==> flow/design.v <==
`timescale 1ns / 1ps
module pwm_generator(
    input clk,
    input rst,
    input [10:0] pwm_count,
    output reg pwm
    );
    reg [10:0] pwm_counter;  
always@(posedge clk )
begin
    if (!rst) begin
        pwm_counter <= 10'b0; 
    end
    else begin
       pwm_counter <= pwm_counter + 1;   
    end
end
always @ (*) begin
  if (!rst) begin
    pwm = 1'b0;
  end
  else begin 
    if (pwm_counter <  pwm_count) begin
        pwm = 1'b1;  
    end
    else begin
        pwm = 1'b0;  
    end
end
end
endmodule
# From RTL to reports: pwm_generator
# What the tools print for pwm_generator, step after step.
# Lines are those of the file above, counted from 1.
# Operators: Yosys type, input widths -> output width; for muxes data width and select width s.
# Cell names lack the library's common part.
design:
  design: "pwm_generator"
  clock: "clk"
  lib: "sky130hd"
  pvt_corner: "tt_025C_1v80"

# After elaboration
# Counts by Yosys on the flattened word-level netlist (proc, flatten, opt, wreduce; memories kept). Register bits leave out memories and registers merged into their read ports (data or address); mux counts leave out enables and synchronous resets folded into registers. Print and check cells are left out. Cells with the same type and inputs are merged into one.
classes:
  n_addsub: 1
  n_mux: 2
  compare: 1
op_table:
  columns: ["cell", "count"]
  rows:
  - ["$add 11x1->11 const B", 1]
  - ["$lt 11x11->1", 1]
  - ["$mux 1", 2]
bits:
  output_inout_bits: 1
  inputBits: 13
  ff_bits: 11

# Longest topological paths
# Depth = most cells in a row (Yosys ltp): at word level without a register or memory, in the mapped netlist without a sequential cell, where the memories' decode and read muxes count.
depth:
  depth_word: 3
  abc_area: 0
  mapped_depth: 6

# Mapped cells and area
# Yosys stat after the flow's synthesis: flattened, memories mapped to cells. It holds for the ABC_AREA given above (unset counts as 0); a run with the other value may have another netlist.
# The area totals of this step are shown rounded.
types:
  columns: ["cell", "count", "area_total_um2"]
  rows:
  - ["dfxtp_1", 11, 220.211]
  - ["ha_1", 11, 137.632]
  - ["and2_1", 10, 62.56]
  - ["xnor2_1", 6, 52.55]
  - ["inv_1", 10, 37.536]
  - ["xor2_1", 3, 26.275]
  - ["nand4_1", 3, 18.768]
  - ["a221oi_2", 1, 15.014]
  - ["nand2_1", 4, 15.014]
  - ["o211ai_1", 2, 15.014]
  - ["nand2b_1", 2, 12.512]
  - ["nor2b_1", 2, 12.512]
  - ["o2111a_1", 1, 11.261]
  - ["nand3_2", 1, 10.01]
  - ["nor3_1", 2, 10.01]
  - ["a211o_1", 1, 8.758]
  - ["and4_1", 1, 8.758]
  - ["a211oi_1", 1, 7.507]
# Other cell types: 7; their cells: 8.
synth_totals:
  cells: 80
  ff_cells: 11
  sequential_area_um2: 220
  area_um2: 724

# Timing after synthesis
# Source: OpenSTA report_checks on the synthesized netlist (no wires, ideal clock, input and output delay 20% of the period each), path of least setup slack; recovery checks are left aside. Register names are those of the netlist, which keeps one name where synthesis merged equal registers.
synth_timing:
  path_type: "input port to output port"
  startpoint: "in pwm_count[4]"
  endpoint: "out pwm"
  path_slack_ns: 0.219
  out_delay_ns: 0.428
  tclk_ns: 2.14
  arrival_ns: 1.493
  launch_ns: 0.428
  n_path_buf: 0
  stages: 6
  path_delay_ns: 1.065
  in_delay_ns: 0.428
  period_less_setup_slack_ns: 1.921
# "path_delay_ns" = arrival - input delay + setup time.
# A path that ends at an output port has no setup time.
# "stages": output pins that drive a net of the path, with the launching flip-flop's if there is one; two outputs of one cell count as two.
# "period_less_setup_slack_ns" is the clock period less the worst setup slack; recovery checks do not enter. This is arithmetic on one report: input and output delays are still those of the set period (20% each).
# Between the ends stands the longest chain of elaborated cells between them, by number of cells; it is not shown to be the way that was timed. Of several equally long chains one is given.
# Each line given opens the expression or statement behind the cell; cells for indexed reads and writes are added by Yosys, which also makes memories of some case tables.
synth_between:
  path_cell_list: "inv_1 ha_1 a211o_1 o211ai_1 o211ai_1 a221oi_2"
  elab_chain_cells: 3
  cells_between: 3
  cone_classes: "compare (1); mux (2)"
synth_lines:
  columns: ["element", "line_no", "rtl"]
  rows:
  - ["start: declaration", 5, "input [10:0] pwm_count,"]
  - ["$lt 11x11->1", 23, "if (pwm_counter <  pwm_count) begin"]
  - ["$mux 1", 23, null]
  - ["$mux 1", 19, "if (!rst) begin"]
  - ["end: declaration", 6, "output reg pwm"]

module pwm_generator, platform sky130hd, 2 stored runs of the flow under differing settings, order arbitrary. Input and output delays are each 20% of the period that was set; the output load is 0.01 pF.

--- run 1 ---
==> flow/run.sh <==
#!/bin/bash
# the make line also repeats the synthesis and layout settings of config.mk as NAME=value (left out here)
make -C /OpenROAD-flow-scripts/flow DESIGN_CONFIG=/design/flow/config.mk WORK_HOME=/design/flow/orfs CLKGATE_MAP_FILE= finish
==> flow/config.mk <==
export PLATFORM = sky130hd
export DESIGN_NAME = pwm_generator
export DESIGN_NICKNAME = pwm_generator
export VERILOG_FILES = /design/flow/design.v
export SDC_FILE = /design/flow/constraint.sdc
export NUM_CORES = 4
export LEC_CHECK = 0
export ABC_AREA = 0
export CAP_MARGIN = 20
export CELL_PAD_IN_SITES_DETAIL_PLACEMENT = 0
export CELL_PAD_IN_SITES_GLOBAL_PLACEMENT = 3
export CORE_MARGIN = 2
export CORE_UTILIZATION = 57
export CTS_CLUSTER_SIZE = 19
export MIN_ROUTING_LAYER = met1
export PLACE_DENSITY = 0.79
export SETUP_SLACK_MARGIN = -0.21
export SLEW_MARGIN = 20
==> flow/constraint.sdc <==
create_clock -name core_clock -period 2.81 [get_ports {clk}]
set_input_delay 0.5620 -clock core_clock [delete_from_list [all_inputs] [get_ports {clk}]]
set_output_delay 0.5620 -clock core_clock [all_outputs]
set_load 0.01 [all_outputs]

==> results, as YAML <==
outcome: "stopped before the end: placement reported GPL-0301"

--- run 2 ---
==> flow/run.sh <==
#!/bin/bash
# the make line also repeats the synthesis and layout settings of config.mk as NAME=value (left out here)
make -C /OpenROAD-flow-scripts/flow DESIGN_CONFIG=/design/flow/config.mk WORK_HOME=/design/flow/orfs CLKGATE_MAP_FILE= finish
==> flow/config.mk <==
export PLATFORM = sky130hd
export DESIGN_NAME = pwm_generator
export DESIGN_NICKNAME = pwm_generator
export VERILOG_FILES = /design/flow/design.v
export SDC_FILE = /design/flow/constraint.sdc
export NUM_CORES = 4
export LEC_CHECK = 0
export CAP_MARGIN = 20
export CELL_PAD_IN_SITES_DETAIL_PLACEMENT = 1
export CORE_ASPECT_RATIO = 1.97
export CORE_MARGIN = 2
export CORE_UTILIZATION = 57
export CTS_CLUSTER_SIZE = 19
export GPL_ROUTABILITY_DRIVEN = 0
export MAX_ROUTING_LAYER = met4
export MIN_ROUTING_LAYER = met2
export PLACE_DENSITY_LB_ADDON = 0.2
export SETUP_SLACK_MARGIN = 0.81
export SLEW_MARGIN = 20
==> flow/constraint.sdc <==
create_clock -name core_clock -period 2.89 [get_ports {clk}]
set_input_delay 0.5780 -clock core_clock [delete_from_list [all_inputs] [get_ports {clk}]]
set_output_delay 0.5780 -clock core_clock [all_outputs]
set_load 0.01 [all_outputs]

==> results, as YAML <==
outcome: "stopped before the end: floorplanning reported PDN-0185"
