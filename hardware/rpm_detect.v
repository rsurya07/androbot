==> flow/design.v <==
`timescale 1ns / 1ps
module rpm_detector(clock, reset, sa_input , rpm_output);
    input clock;
    input reset;
    input sa_input;		 
	output reg[31:0] rpm_output;  
    parameter [31:0] SAMPLING_FREQUENCY = 32'd100000000;
    reg       [31:0] SAMPLING_COUNT     = 32'd0; 		
    reg       [31:0] HIGH_COUNT         = 32'd0;
    wire      [31:0] pe;
    reg       sa_input_neg;
    assign pe = sa_input & ~sa_input_neg;   
    always@(posedge clock)
    begin
      if(~reset)
           begin
           SAMPLING_COUNT<=32'd0;  
           HIGH_COUNT <= 32'd0;    
           end
      else
           begin
           sa_input_neg <=  sa_input;
           if (SAMPLING_COUNT<=SAMPLING_FREQUENCY)
            begin
                if (pe)
                       begin
                       HIGH_COUNT<=HIGH_COUNT+1'd1;  
                end
                else begin
                        HIGH_COUNT<=HIGH_COUNT;
                end
                SAMPLING_COUNT<=SAMPLING_COUNT + 1'b1;  
                rpm_output <= rpm_output ;
            end
            else begin
                rpm_output <= HIGH_COUNT * 5; 
                HIGH_COUNT <= 32'b0;
                SAMPLING_COUNT <= 32'b0;
            end
           end
    end 
endmodule
## Reports on rpm_detector

What the tools print for rpm_detector, step after step.
Line numbers count from 1 in the design file above.
Library cell names are shortened.
The mark -- stands for no value.

| set-up | value |
|---|---|
| design top | rpm_detector |
| clock | clock |
| library | sky130hd |
| library corner | tt_025C_1v80 |

## After elaboration

Source: Yosys, flattened and elaborated, memories not mapped. Widths are those after wreduce. Registers that Yosys merges into a memory's read port (data or address) are not register bits. Print and check cells do not count. Equal cells are merged and count once.

| bit counts | value |
|---|---|
| memory cells | 0 |
| RAM bits | 0 |
| memory bits (read-only) | 0 |
| word width x clocked read ports | 0 |
| input bits | 3 |
| bits in registers | 97 |
| bits in latches | 0 |

| cells by class | value |
|---|---|
| equal/unequal tests | 0 |
| muxes and demuxes | 0 |
| order comparisons | 1 |
| div/mod/pow operators | 0 |
| shift-type cells | 0 |
| add/sub/neg operators | 2 |
| reduce/logical cells | 3 |
| bitwise operators | 3 |
| multiply operators | 1 |

Operators by type and width:

| operator | number |
|---|---|
| multiplier 32 x 3 -> 32 bit (second input constant) | 1 |
| adder 32 x 1 -> 32 bit (second input constant) | 2 |
| AND 1 x 32 -> 32 bit | 1 |
| NOT 1 -> 32 bit | 1 |
| less-or-equal comparator 32 x 27 -> 1 bit (second input constant) | 1 |
| nonzero test 32 bit | 1 |
| AND reduction 2 bit | 2 |
| NOT 1 bit | 1 |

## Longest topological paths

Depth = most cells in a row (Yosys ltp): at word level without a register or memory, in the mapped netlist without a sequential cell, where the memories' decode and read muxes count.

| logic depth | value |
|---|---|
| depth after elaboration | 3 |
| ABC_AREA | 1 |
| gate-level depth with buffers | 15 |

## Mapped cells and area

Yosys stat after the flow's synthesis: flattened, memories mapped to cells. It holds for the ABC_AREA given above (unset counts as 0); a run with the other value may have another netlist.
The area totals of this step are shown rounded.

| mapped netlist | value |
|---|---|
| flip-flop cells | 97 |
| mapped area | 6740 um^2 |
| standard cells after synthesis | 921 |

Cell types:

| cell type | number |
|---|---|
| dfxtp_1 | 64 |
| nand2_1 | 271 |
| edfxtp_1 | 33 |
| ha_1 | 60 |
| inv_1 | 126 |
| xor2_1 | 42 |
| nor2_1 | 83 |
| nand3_1 | 56 |
| nor2_2 | 37 |
| a21oi_1 | 34 |
| nor2_4 | 14 |
| nand4_1 | 19 |
| xnor2_1 | 12 |
| nor3_1 | 17 |
| nand3b_1 | 8 |
| o21bai_1 | 7 |
| buf_6 | 4 |
| nand2_2 | 4 |

Not listed: further types 17, cells in them 30.

## Timing after synthesis

OpenSTA on the mapped netlist: ideal clock, no wires. The path of least setup slack (recovery checks aside). Input and output delay are each 20% of the period. Register names are those of the netlist, which keeps one name where synthesis merged equal registers.

| path post-synthesis | value |
|---|---|
| path type | register to register |
| start | register SAMPLING_COUNT[0] |
| end | register rpm_output[0] |
| delay of the path | 2.751 ns |
| library setup time | 0.421 ns |
| slack | -0.251 ns |
| data arrival time | 2.330 ns |
| path buffers | 0 |
| clock period | 2.5 ns |
| stages on the path | 9 |
| launch time at the first pin | 0.000 ns |
| synthesis period reached | 2.751 ns |

"delay of the path" is the arrival time less input delay plus setup time.
"stages on the path" counts driving pins, that of a launching flip-flop among them; a cell with two outputs on the path counts twice.
"synthesis period reached" is the clock period less the worst setup slack; recovery checks do not enter. This is arithmetic on one report: input and output delays are still those of the set period (20% each).
Between the ends stands the longest chain of elaborated cells between them, by number of cells; it is not shown to be the way that was timed. Of several equally long chains one is given.
A line is the first line of the expression or statement that the cell stems from. Yosys adds cells for indexed reads and writes and turns some case tables into memories.
At most two assigning lines are given for a register; there are more.

| between the ends, post-synthesis | value |
|---|---|
| cell sequence | dfxtp_1 -> inv_1 -> ha_1 -> nor3b_1 -> nand2_1 -> nor2_1 -> nand2_1 -> nand2_2 -> nor2_1 |
| cells in the longest elaborated chain | 3 |

RTL lines, path post-synthesis:

| element | line | RTL |
|---|---|---|
| from (decl) | 8 | `reg [31:0] SAMPLING_COUNT = 32'd0;` |
| from (assign) | 17 | `SAMPLING_COUNT<=32'd0;` |
| from (assign) | 32 | `SAMPLING_COUNT<=SAMPLING_COUNT + 1'b1;` |
| less-or-equal comparator 32 x 27 -> 1 bit | 23 | `if (SAMPLING_COUNT<=SAMPLING_FREQUENCY)` |
| NOT 1 bit | -- |  |
| AND reduction 2 bit | -- |  |
| to (assign) | 33 | `rpm_output <= rpm_output ;` |
| to (assign) | 36 | `rpm_output <= HIGH_COUNT * 5;` |
| to (decl) | 6 | `output reg[31:0] rpm_output;` |

## Timing after layout

Path of least setup slack in the final report of stored run 1 (OpenROAD, finished layout, wires in). Where an end is a register, its clock arrival counts in the times.

| path after layout | value |
|---|---|
| path type | register to register |
| start | register HIGH_COUNT[3] |
| end | register rpm_output[31] |
| stages on the path | 15 |
| path buffers | 0 |
| slack | 2.44 ns |
| library setup time | 0.23 ns |
| data arrival time | 2.80 ns |
| clock period | 5.13 ns |
| launch time at the first pin | 0.34 ns |

Between the ends stands the longest chain of elaborated cells between them, by number of cells; it is not shown to be the way that was timed. Of several equally long chains one is given.
At most two assigning lines are given for a register; there are more.

| between the ends, after layout | value |
|---|---|
| cell sequence | dfxtp_1 -> ha_1 -> ha_1 -> inv_1 -> fa_1 -> inv_1 -> nand3_1 -> nand3_1 -> nand2_1 -> nand2_1 -> nand2_1 -> nand2_1 -> nand2_1 -> nand3b_1 -> nand2_1 |
| cells in the longest elaborated chain | 1 |

RTL lines, path after layout:

| element | line | RTL |
|---|---|---|
| from (decl) | 9 | `reg       [31:0] HIGH_COUNT         = 32'd0;` |
| from (assign) | 18 | `HIGH_COUNT <= 32'd0;` |
| from (assign) | 27 | `HIGH_COUNT<=HIGH_COUNT+1'd1;` |
| multiplier 32 x 3 -> 32 bit | 36 | `rpm_output <= HIGH_COUNT * 5;` |
| to (assign) | 33 | `rpm_output <= rpm_output ;` |
| to (assign) | 36 |  |
| to (decl) | 6 | `output reg[31:0] rpm_output;` |

Subject: rpm_detector on sky130hd, stored results

Hello all,

rpm_detector through Yosys and OpenROAD on sky130hd: 2 stored runs, unordered, with their settings and measured results. The constraints put input and output delay at 20% of the set period each and load the outputs with 0.01 pF.
"period achieved" is the run's clock period less its worst setup slack. It is reckoned from that one timing run; input and output delays stay at 20% of the period that was set.
"worst path time": the worst setup path's part of the clock period (all of it between registers, 20% less for each end at a port) less its slack. A launch clock that arrives late makes it longer, a capture clock that arrives late makes it shorter.
By "total design power" is meant OpenSTA's value without simulated activity: inputs other than the clock are taken to toggle once in ten clock periods, and the tool carries that through the logic.
The measured numbers are rounded.
A setting shown as -- is not set for that run.

| item | stored run 1 | stored run 2 |
|---|---|---|
| period_ns | 5.13 | 3.18 |
| CORE_UTILIZATION | 38 | 40 |
| PLACE_DENSITY_LB_ADDON | 0.13 | -- |
| CELL_PAD_IN_SITES_GLOBAL_PLACEMENT | 0 | -- |
| ABC_AREA | 1 | -- |
| GPL_ROUTABILITY_DRIVEN | 0 | -- |
| CTS_CLUSTER_SIZE | 37 | -- |
| CTS_CLUSTER_DIAMETER | 100 | -- |
| SLEW_MARGIN | 40 | 20 |
| CAP_MARGIN | 20 | 20 |
| CORE_MARGIN | 2 | 2 |
| SETUP_SLACK_MARGIN | -- | 0.12 |
| final utilization (%) | 44.1 | 47.0 |
| worst hold slack (ns) | 0.483 | 0.490 |
| synthesized cell area (um^2) | 6740 | 5770 |
| area of the die (um^2) | 18800 | 15400 |
| setup slack of the worst path (ns) | 2.44 | 0.354 |
| worst path time (ns) | 2.69 | 2.83 |
| critical path type | register to register | register to register |
| period achieved (ns) | 2.689 | 2.826 |
| total design power (W) | 0.00151 | 0.00238 |
| std-cell area (final layout) (um^2) | 7630 | 6580 |
| final setup TNS (ns) | 0.000 | 0.000 |

Thanks
